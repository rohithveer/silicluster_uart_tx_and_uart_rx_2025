==> flow/design.v <==
`timescale 1ns/1ps
module uart_tx #(
    parameter integer CLK_FREQ  = 50000000,  
    parameter integer BAUD_RATE = 115200
)(
    input        clk,          
    input        tx_start,     
    input  [7:0] tx_data,      
    output reg   tx,           
    output reg   tx_busy       
);
    reg [3:0] por_cnt = 4'd0;
    wire      por_done = por_cnt[3];       
    wire      rst_i    = ~por_done;        
    always @(posedge clk) begin
        if (!por_done)
            por_cnt <= por_cnt + 4'd1;
    end
    localparam integer CLKS_PER_BIT = CLK_FREQ / BAUD_RATE;
    reg [15:0] clk_count;
    reg [2:0]  bit_index;      
    reg [7:0]  tx_shift_reg;
    localparam [1:0]
        S_IDLE  = 2'b00,
        S_START = 2'b01,
        S_DATA  = 2'b10,
        S_STOP  = 2'b11;
    reg [1:0] state;
    always @(posedge clk) begin
        if (rst_i) begin
            state       <= S_IDLE;
            tx          <= 1'b1;    
            tx_busy     <= 1'b0;
            clk_count   <= 16'd0;
            bit_index   <= 3'd0;
            tx_shift_reg<= 8'd0;
        end else begin
            case (state)
                S_IDLE: begin
                    tx      <= 1'b1;
                    tx_busy <= 1'b0;
                    clk_count <= 16'd0;
                    if (tx_start) begin
                        tx_shift_reg <= tx_data;
                        state        <= S_START;
                        tx_busy      <= 1'b1;
                    end
                end
                S_START: begin
                    tx <= 1'b0;  
                    if (clk_count < CLKS_PER_BIT-1)
                        clk_count <= clk_count + 16'd1;
                    else begin
                        clk_count <= 16'd0;
                        bit_index <= 3'd0;
                        state     <= S_DATA;
                    end
                end
                S_DATA: begin
                    tx <= tx_shift_reg[bit_index];  
                    if (clk_count < CLKS_PER_BIT-1)
                        clk_count <= clk_count + 16'd1;
                    else begin
                        clk_count <= 16'd0;
                        if (bit_index < 3'd7)
                            bit_index <= bit_index + 3'd1;
                        else
                            state <= S_STOP;
                    end
                end
                S_STOP: begin
                    tx <= 1'b1;  
                    if (clk_count < CLKS_PER_BIT-1)
                        clk_count <= clk_count + 16'd1;
                    else begin
                        state    <= S_IDLE;
                        tx_busy  <= 1'b0;
                    end
                end
                default: begin
                    state <= S_IDLE;
                end
            endcase
        end
    end
endmodule
# [Tool chain data of uart_tx]
# What the tools print for uart_tx, step after step.
# Line numbers count from 1 in the design file above.
# Operators: Yosys type, input widths -> output width; for muxes data width and select width s.
# Library cell names are shortened.
# Not given: -
[setup] top="uart_tx" clk_port="clk" lib="sky130hd" pvt_corner="tt_025C_1v80"

# [Word-level counts]
# Yosys after proc, flatten, opt, wreduce and memory -nomap, before mapping. Memory bits, and registers merged into a memory's read port (data or address), are not among the register bits. Print and check cells are not counted.
[classes] n_addsub=3 n_cmp=2 n_eq=10 shift=1 n_mux=17 n_reduce_logical=11
[ops] cell="$pmux 16 s3" n=1
[ops] cell="$mux 16" n=2
[ops] cell="$add 16x1->16 const B" n=1
[ops] cell="$lt 16x9->1 const B" n=1
[ops] cell="$ne 2x2->1 const B" n=7
[ops] cell="$mux 2" n=5
[ops] cell="$mux 3" n=3
[ops] cell="$shiftx 8x3->1" n=1
[ops] cell="$pmux 2 s4" n=1
[ops] cell="$reduce_and 2->1" n=3
[ops] cell="$reduce_and 6->1" n=1
[ops] cell="$pmux 3 s2" n=1
[ops] cell="$eq 2x2->1 const B" n=2
[ops] cell="$reduce_bool 2->1" n=2
[ops] cell="$reduce_or 2->1" n=2
[ops] cell="$add 4x1->4 const B" n=1
[ops] cell="$reduce_and 4->1" n=1
[ops] cell="$reduce_bool 4->1" n=1
[ops] cell="$add 3x1->3 const B" n=1
[ops] cell="$lt 3x3->1 const B" n=1
[ops] cell="$pmux 1 s3" n=1
[ops] cell="$eq 2x1->1 const B" n=1
[ops] cell="$logic_not 2->1" n=1
[ops] cell="$pmux 1 s2" n=1
[ops] cell="$mux 1" n=2
[bits] regBits=35 inputBits=10

# [Logic depth]
# Longest topological path by Yosys (ltp), each cell counted once; first at word level (registers and memories cut), then after technology mapping (sequential cells cut; the memories' decode and read muxes count).
[depth] depth_word=4 ABC_AREA=0 mapped_depth=8 mapped_depth_nobuf=7

# [Mapped cells and area]
# The flow's flattened synthesis, as Yosys stat reports it; memories are mapped. The netlist is that of the ABC_AREA named above (0 if unset); the other value can give another one.
[by_type] cell_type="dfxtp_1" n=34 type_area_um2=680.653
[by_type] cell_type="nand2_1" n=31 type_area_um2=116.362
[by_type] cell_type="a21oi_1" n=18 type_area_um2=90.086
[by_type] cell_type="edfxtp_1" n=3 type_area_um2=90.086
[by_type] cell_type="nand3_1" n=11 type_area_um2=55.053
[by_type] cell_type="ha_1" n=4 type_area_um2=50.048
[by_type] cell_type="nor2_1" n=13 type_area_um2=48.797
[by_type] cell_type="mux4_2" n=2 type_area_um2=45.043
[by_type] cell_type="o21ai_0" n=8 type_area_um2=40.038
[by_type] cell_type="nor3_1" n=6 type_area_um2=30.029
[by_type] cell_type="o21a_1" n=4 type_area_um2=30.029
[by_type] cell_type="xor2_1" n=3 type_area_um2=26.275
[by_type] cell_type="and3_1" n=4 type_area_um2=25.024
[by_type] cell_type="inv_1" n=6 type_area_um2=22.522
[by_type] cell_type="nor4_4" n=1 type_area_um2=21.27
[by_type] cell_type="and2_1" n=3 type_area_um2=18.768
[by_type] cell_type="nand4_1" n=3 type_area_um2=18.768
[by_type] cell_type="a211o_1" n=2 type_area_um2=17.517
# Other cell types: 25; their cells: 31.
[synth_totals] cell_count=187 yosys_area_um2=1664.1 flip_flops=37 buf_cells=6

# [Worst setup path after synthesis]
# OpenSTA on the mapped netlist: ideal clock, no wires. The path of least setup slack (recovery checks aside). Input and output delay are each 20% of the period. Register names are those of the netlist, which keeps one name where synthesis merged equal registers.
[synth_path] path_kind="reg2reg" startpoint="register clk_count[0]" endpoint="register clk_count[7]" period_ns=2.18 setup_time_ns=0.071 launch_ns=0.000 t_arrival_ns=1.623 required_ns=2.109 path_slack_ns=0.486 path_delay_ns=1.694 driving_pins=8 path_buffers=0 synth_period_reached_ns=1.694
# "path_delay_ns" is the arrival time less input delay plus setup time.
# "driving_pins": output pins that drive a net of the path, with the launching flip-flop's if there is one; two outputs of one cell count as two.
# "synth_period_reached_ns" = period - worst setup slack (recovery checks aside). The figure is calculated, with input and output delays left at 20% of the set period.
# The rows between start and end are the longest chain of elaborated cells between them; the timing report does not say that the signal goes this way. Where chains are equally long, one stands for them.
# Each line given opens the expression or statement behind the cell; cells for indexed reads and writes are added by Yosys, which also makes memories of some case tables.
# A register here has more assigning lines than the two given.
[synth_via] path_cell_list="dfxtp_1 -> inv_1 -> ha_1 -> nor3b_1 -> nor2_1 -> o31a_1 -> nor4_1 -> o21bai_1" elab_chain_len=3
[synth_lines] item="from (decl)" line_no=20 source="reg [15:0] clk_count;"
[synth_lines] item="from (assign)" line_no=52 source="clk_count <= clk_count + 16'd1;"
[synth_lines] item="from (assign)" line_no=62 source="clk_count <= clk_count + 16'd1;"
[synth_lines] item="$add 16x1->16" line_no=74 source="clk_count <= clk_count + 16'd1;"
[synth_lines] item="$mux 16" line_no=73 source="if (clk_count < CLKS_PER_BIT-1)"
[synth_lines] item="$pmux 16 s3" line_no=38 source="case (state)"
[synth_lines] item="to (assign)" line_no=52
[synth_lines] item="to (assign)" line_no=62
[synth_lines] item="to (decl)" line_no=20

# [Timing after layout]
# Path of least setup slack in the final report of run 1 (OpenROAD, finished layout, wires in). Where an end is a register, its clock arrival counts in the times.
[layout_path] path_kind="reg2reg" startpoint="register clk_count[0]" endpoint="register clk_count[10]" period_ns=1.71 setup_time_ns=0.11 launch_ns=0.36 t_arrival_ns=2.12 required_ns=1.95 path_slack_ns=-0.17 driving_pins=9 path_buffers=1
# The rows between start and end are the longest chain of elaborated cells between them; the timing report does not say that the signal goes this way. Where chains are equally long, one stands for them.
# A register here has more assigning lines than the two given.
[layout_via] path_cell_list="dfxtp_1 -> inv_1 -> ha_1 -> nor3b_4 -> buf_4 -> o31a_4 -> and2_4 -> a31oi_1 -> nor2_1" elab_chain_len=3
[layout_lines] item="from (decl)" line_no=20 source="reg [15:0] clk_count;"
[layout_lines] item="from (assign)" line_no=52 source="clk_count <= clk_count + 16'd1;"
[layout_lines] item="from (assign)" line_no=62 source="clk_count <= clk_count + 16'd1;"
[layout_lines] item="$add 16x1->16" line_no=74 source="clk_count <= clk_count + 16'd1;"
[layout_lines] item="$mux 16" line_no=73 source="if (clk_count < CLKS_PER_BIT-1)"
[layout_lines] item="$pmux 16 s3" line_no=38 source="case (state)"
[layout_lines] item="to (assign)" line_no=52
[layout_lines] item="to (assign)" line_no=62
[layout_lines] item="to (decl)" line_no=20

Subject: flow runs of uart_tx

Hi,

Flow measurements of uart_tx on sky130hd: 2 stored runs with different settings, listed in no order. Input and output delays are each 20% of the period that was set; the output load is 0.01 pF.
By "achieved clock period" is meant the clock period of the run minus its worst setup slack. This is arithmetic on one report: input and output delays are still those of the set period (20% each).
"worst setup path time" is the time allowed to the run's worst setup path (the clock period less input and output delay, where it has them) less its slack. Clock arrival times count: a late capture clock shortens it, a late launch clock lengthens it.
By "power" is meant OpenSTA's value without simulated activity: inputs other than the clock are taken to toggle once in ten clock periods, and the tool carries that through the logic.
[run 1] settings: period_ns=1.71, CORE_UTILIZATION=69, SETUP_SLACK_MARGIN=-0.16, PLACE_DENSITY_LB_ADDON=0.16, ABC_AREA=0, CTS_CLUSTER_SIZE=100, CTS_CLUSTER_DIAMETER=397, MIN_ROUTING_LAYER=met2, CAP_MARGIN=20, CORE_MARGIN=2, SLEW_MARGIN=20
[run 1] result: chip area after synthesis (Yosys) 1664.1 um^2, die area 2820.7 um^2, standard-cell area of the final layout 2003.2 um^2, utilization 88.8 %, worst setup slack after layout -0.169 ns, total negative slack -1.057 ns, worst hold slack 0.476 ns, power 1.578 mW, achieved clock period 1.879 ns, worst setup path time 1.88 ns, worst setup path kind reg2reg
[run 2] settings: period_ns=1.13, CORE_UTILIZATION=47, SETUP_SLACK_MARGIN=-0.08, HOLD_SLACK_MARGIN=0.22, ABC_AREA=0, CTS_CLUSTER_SIZE=22, MIN_ROUTING_LAYER=met1, MAX_ROUTING_LAYER=met4, CAP_MARGIN=20, CORE_MARGIN=2, SLEW_MARGIN=20
[run 2] result: chip area after synthesis (Yosys) 1664.1 um^2, die area 4032.9 um^2, standard-cell area of the final layout 2343.5 um^2, utilization 69.7 %, worst setup slack after layout -0.485 ns, total negative slack -9.381 ns, worst hold slack 0.413 ns, power 2.189 mW, achieved clock period 1.615 ns, worst setup path time 1.61 ns, worst setup path kind reg2reg

Regards
