==> flow/design.v <==
`timescale 1ns/1ps
module uart_rx #(
    parameter integer CLK_FREQ  = 50000000,  
    parameter integer BAUD_RATE = 115200
)(
    input        clk,                
    input        rx,                 
    output reg [7:0] rx_data,        
    output reg       rx_valid,       
    output reg       framing_error   
);
    reg [3:0] por_cnt = 4'd0;
    wire      por_done = por_cnt[3];
    wire      rst_i    = ~por_done;
    always @(posedge clk) begin
        if (!por_done) por_cnt <= por_cnt + 4'd1;
    end
    localparam integer CLKS_PER_BIT  = CLK_FREQ / BAUD_RATE;    
    localparam integer HALF_BIT_CLKS = CLKS_PER_BIT/2;
    reg rx_meta, rx_sync;
    always @(posedge clk) begin
        rx_meta <= rx;
        rx_sync <= rx_meta;
    end
    localparam [1:0]
        S_IDLE  = 2'b00,
        S_START = 2'b01,
        S_DATA  = 2'b10,
        S_STOP  = 2'b11;
    reg [1:0] state;
    reg [15:0] clk_count;    
    reg [2:0]  bit_idx;      
    reg [7:0]  shreg;
    always @(posedge clk) begin
        if (rst_i) begin
            state          <= S_IDLE;
            clk_count      <= 16'd0;
            bit_idx        <= 3'd0;
            shreg          <= 8'd0;
            rx_data        <= 8'd0;
            rx_valid       <= 1'b0;
            framing_error  <= 1'b0;
        end else begin
            rx_valid <= 1'b0;  
            case (state)
                S_IDLE: begin
                    framing_error <= 1'b0;
                    clk_count     <= 16'd0;
                    bit_idx       <= 3'd0;
                    if (rx_sync == 1'b0) begin  
                        state     <= S_START;
                        clk_count <= 16'd0;
                    end
                end
                S_START: begin
                    if (clk_count < HALF_BIT_CLKS) begin
                        clk_count <= clk_count + 16'd1;
                    end else begin
                        if (rx_sync == 1'b0) begin
                            clk_count <= 16'd0;
                            bit_idx   <= 3'd0;
                            state     <= S_DATA;
                        end else begin
                            state <= S_IDLE;
                        end
                    end
                end
                S_DATA: begin
                    if (clk_count < CLKS_PER_BIT-1) begin
                        clk_count <= clk_count + 16'd1;
                    end else begin
                        clk_count <= 16'd0;
                        shreg[bit_idx] <= rx_sync;  
                        if (bit_idx < 3'd7) begin
                            bit_idx <= bit_idx + 3'd1;
                        end else begin
                            state   <= S_STOP;
                        end
                    end
                end
                S_STOP: begin
                    if (clk_count < CLKS_PER_BIT-1) begin
                        clk_count <= clk_count + 16'd1;
                    end else begin
                        clk_count <= 16'd0;
                        rx_data   <= shreg;
                        rx_valid  <= 1'b1;
                        framing_error <= (rx_sync != 1'b1);
                        state     <= S_IDLE;
                    end
                end
                default: state <= S_IDLE;
            endcase
        end
    end
endmodule
# Step by step through the tools: uart_rx
# The steps from the RTL of uart_rx to its reports follow in flow order.
# Lines are those of the file above, counted from 1.
# Operators: Yosys type, input widths -> output width; for muxes data width and select width s.
# Cell names lack the library's common part.
# The mark -- stands for no value.
[design] design="uart_rx" clock_port="clk" library="sky130hd" corner="tt_025C_1v80"

# Word level
# Source: Yosys, flattened and elaborated, memories not mapped. Widths are those after wreduce. Registers that Yosys merges into a memory's read port (data or address) are not register bits. Print and check cells do not count. Equal cells are merged and count once.
[bits] reg_bits=45 latch_bits=0 mem_bits_rw=0 romBits=0 clocked_rd_ports_x_width=0 memories=0 inputBits=2 output_inout_bits=10 wordCells=71
[op_classes] add_sub_neg=4 multipliers=0 div_mod_pow=0 cmp=3 eq_ne=11 shifts=2 n_mux=21 bitwise=6 reduce_and_logical=13
[ops] op="$pmux 16 s3" n=1
[ops] op="$mux 16" n=3
[ops] op="$add 16x1->16 const B" n=1
[ops] op="$lt 16x8->1 const B" n=1
[ops] op="$lt 16x9->1 const B" n=1
[ops] op="$mux 8" n=2
[ops] op="$ne 2x2->1 const B" n=7
[ops] op="$mux 3" n=4
[ops] op="$mux 2" n=6
[ops] op="$reduce_and 2->1" n=5
[ops] op="$pmux 3 s3" n=1
[ops] op="$shift 1x4->8" n=1
[ops] op="$shift 1x4->8 const A" n=1
[ops] op="$and 8x8->8" n=1
[ops] op="$or 8x8->8" n=1
[ops] op="$not 8->8" n=1
[ops] op="$pmux 2 s4" n=1
[ops] op="$reduce_and 6->1" n=1
[ops] op="$reduce_and 5->1" n=1
[ops] op="$eq 2x2->1 const B" n=2
[ops] op="$neg 3->4" n=1
[ops] op="$add 4x1->4 const B" n=1
[ops] op="$reduce_bool 4->1" n=1
[ops] op="$not 1->1" n=3
[ops] op="$add 3x1->3 const B" n=1
[ops] op="$lt 3x3->1 const B" n=1
[ops] op="$ne 3x3->1 const B" n=1
[ops] op="$reduce_bool 3->1" n=1
# Not listed: further kinds 7, cells in them 8.

# Depth
# Depth = most cells in a row (Yosys ltp): at word level without a register or memory, in the mapped netlist without a sequential cell, where the memories' decode and read muxes count.
[depth] ltp_word=7 ABC_AREA=0 ltp_mapped=10 ltp_nobuf=8

# After synthesis
# Yosys stat after the flow's synthesis: flattened, memories mapped to cells. It holds for the ABC_AREA given above (unset counts as 0); a run with the other value may have another netlist.
[by_type] type="dfxtp_1" n=44 type_area_um2=880.845
[by_type] type="nor2_1" n=27 type_area_um2=101.347
[by_type] type="nand3_1" n=20 type_area_um2=100.096
[by_type] type="edfxtp_1" n=3 type_area_um2=90.086
[by_type] type="ha_1" n=7 type_area_um2=87.584
[by_type] type="a21oi_1" n=17 type_area_um2=85.082
[by_type] type="nand2_1" n=22 type_area_um2=82.579
[by_type] type="xnor2_1" n=8 type_area_um2=70.067
[by_type] type="nand4_1" n=8 type_area_um2=50.048
[by_type] type="inv_1" n=13 type_area_um2=48.797
[by_type] type="o211ai_1" n=6 type_area_um2=45.043
[by_type] type="nor3_1" n=7 type_area_um2=35.034
[by_type] type="o21ai_0" n=7 type_area_um2=35.034
[by_type] type="xor2_1" n=4 type_area_um2=35.034
[by_type] type="buf_6" n=3 type_area_um2=33.782
[by_type] type="a31oi_1" n=5 type_area_um2=31.28
[by_type] type="mux2i_1" n=3 type_area_um2=30.029
[by_type] type="clkbuf_1" n=7 type_area_um2=26.275
# Not listed: further types 24, cells in them 32.
[mapped] stdcells=243 synth_area_um2=2132.0 seqArea_um2=970.9 flip_flops=47 buffers=10

# Path before layout
# Source: OpenSTA report_checks on the synthesized netlist (no wires, ideal clock, input and output delay 20% of the period each), path of least setup slack; recovery checks are left aside. Register names are those of the netlist, which keeps one name where synthesis merged equal registers.
[synth_path] path_kind="reg2reg" from="register clk_count[12]" to="register clk_count[13]" period_ns=2.03 setup_time_ns=0.065 launch_ns=0.000 t_arrival_ns=2.120 required_time_ns=1.965 setup_slack_ns=-0.155 path_delay_ns=2.185 stages=8 n_path_buf=1 period_less_setup_slack_ns=2.185
# "path_delay_ns" is the arrival time less input delay plus setup time.
# "stages": output pins that drive a net of the path, with the launching flip-flop's if there is one; two outputs of one cell count as two.
# "period_less_setup_slack_ns" is the clock period less the worst setup slack; recovery checks do not enter. This is arithmetic on one report: input and output delays are still those of the set period (20% each).
# The rows between start and end are the longest chain of elaborated cells between them; the timing report does not say that the signal goes this way. Where chains are equally long, one stands for them.
# A line is the first line of the expression or statement that the cell stems from. Yosys adds cells for indexed reads and writes and turns some case tables into memories.
# A register here has more assigning lines than the two given.
[synth_between] cell_sequence="dfxtp_1 -> or4_4 -> or4_4 -> or3_4 -> o21ai_2 -> o21ai_2 -> buf_6 -> nor2_1" elab_chain_len=3 cells_between=8 classes_between="add/sub (1); compare (2); eq/ne (1); mux (3); reduce/logical (1)"
[synth_lines] element="from (decl)" line_no=31 text="reg [15:0] clk_count;"
[synth_lines] element="from (assign)" line_no=57 text="clk_count <= clk_count + 16'd1;"
[synth_lines] element="from (assign)" line_no=70 text="clk_count <= clk_count + 16'd1;"
[synth_lines] element="$add 16x1->16" line_no=70
[synth_lines] element="$mux 16" line_no=69 text="if (clk_count < CLKS_PER_BIT-1) begin"
[synth_lines] element="$pmux 16 s3" line_no=45 text="case (state)"
[synth_lines] element="to (assign)" line_no=57
[synth_lines] element="to (assign)" line_no=70
[synth_lines] element="to (decl)" line_no=31

Data sheet: physical implementation of uart_rx

Record of 2 stored runs of the RTL-to-layout flow on uart_rx, platform sky130hd. The runs are unordered. Constraints: input delay and output delay 20% of the set period each, output load 0.01 pF.
[entry A] settings: period_ns=2.94, CORE_UTILIZATION=63, SETUP_SLACK_MARGIN=-0.14, PLACE_DENSITY=0.58, CELL_PAD_IN_SITES_GLOBAL_PLACEMENT=0, CELL_PAD_IN_SITES_DETAIL_PLACEMENT=2, TNS_END_PERCENT=80, CTS_CLUSTER_SIZE=32, CAP_MARGIN=35, SLEW_MARGIN=20, CORE_MARGIN=2
[entry A] result: did not finish, placement stopped with DPL-0033
[entry B] settings: period_ns=1.47, CORE_UTILIZATION=43, SETUP_SLACK_MARGIN=0.11, PLACE_DENSITY_LB_ADDON=0.22, CORE_MARGIN=2, CELL_PAD_IN_SITES_GLOBAL_PLACEMENT=0, CELL_PAD_IN_SITES_DETAIL_PLACEMENT=2, TNS_END_PERCENT=95, GPL_TIMING_DRIVEN=1, SLEW_MARGIN=0, MIN_ROUTING_LAYER=met1, CAP_MARGIN=20
[entry B] result: did not finish, placement stopped with DPL-0033
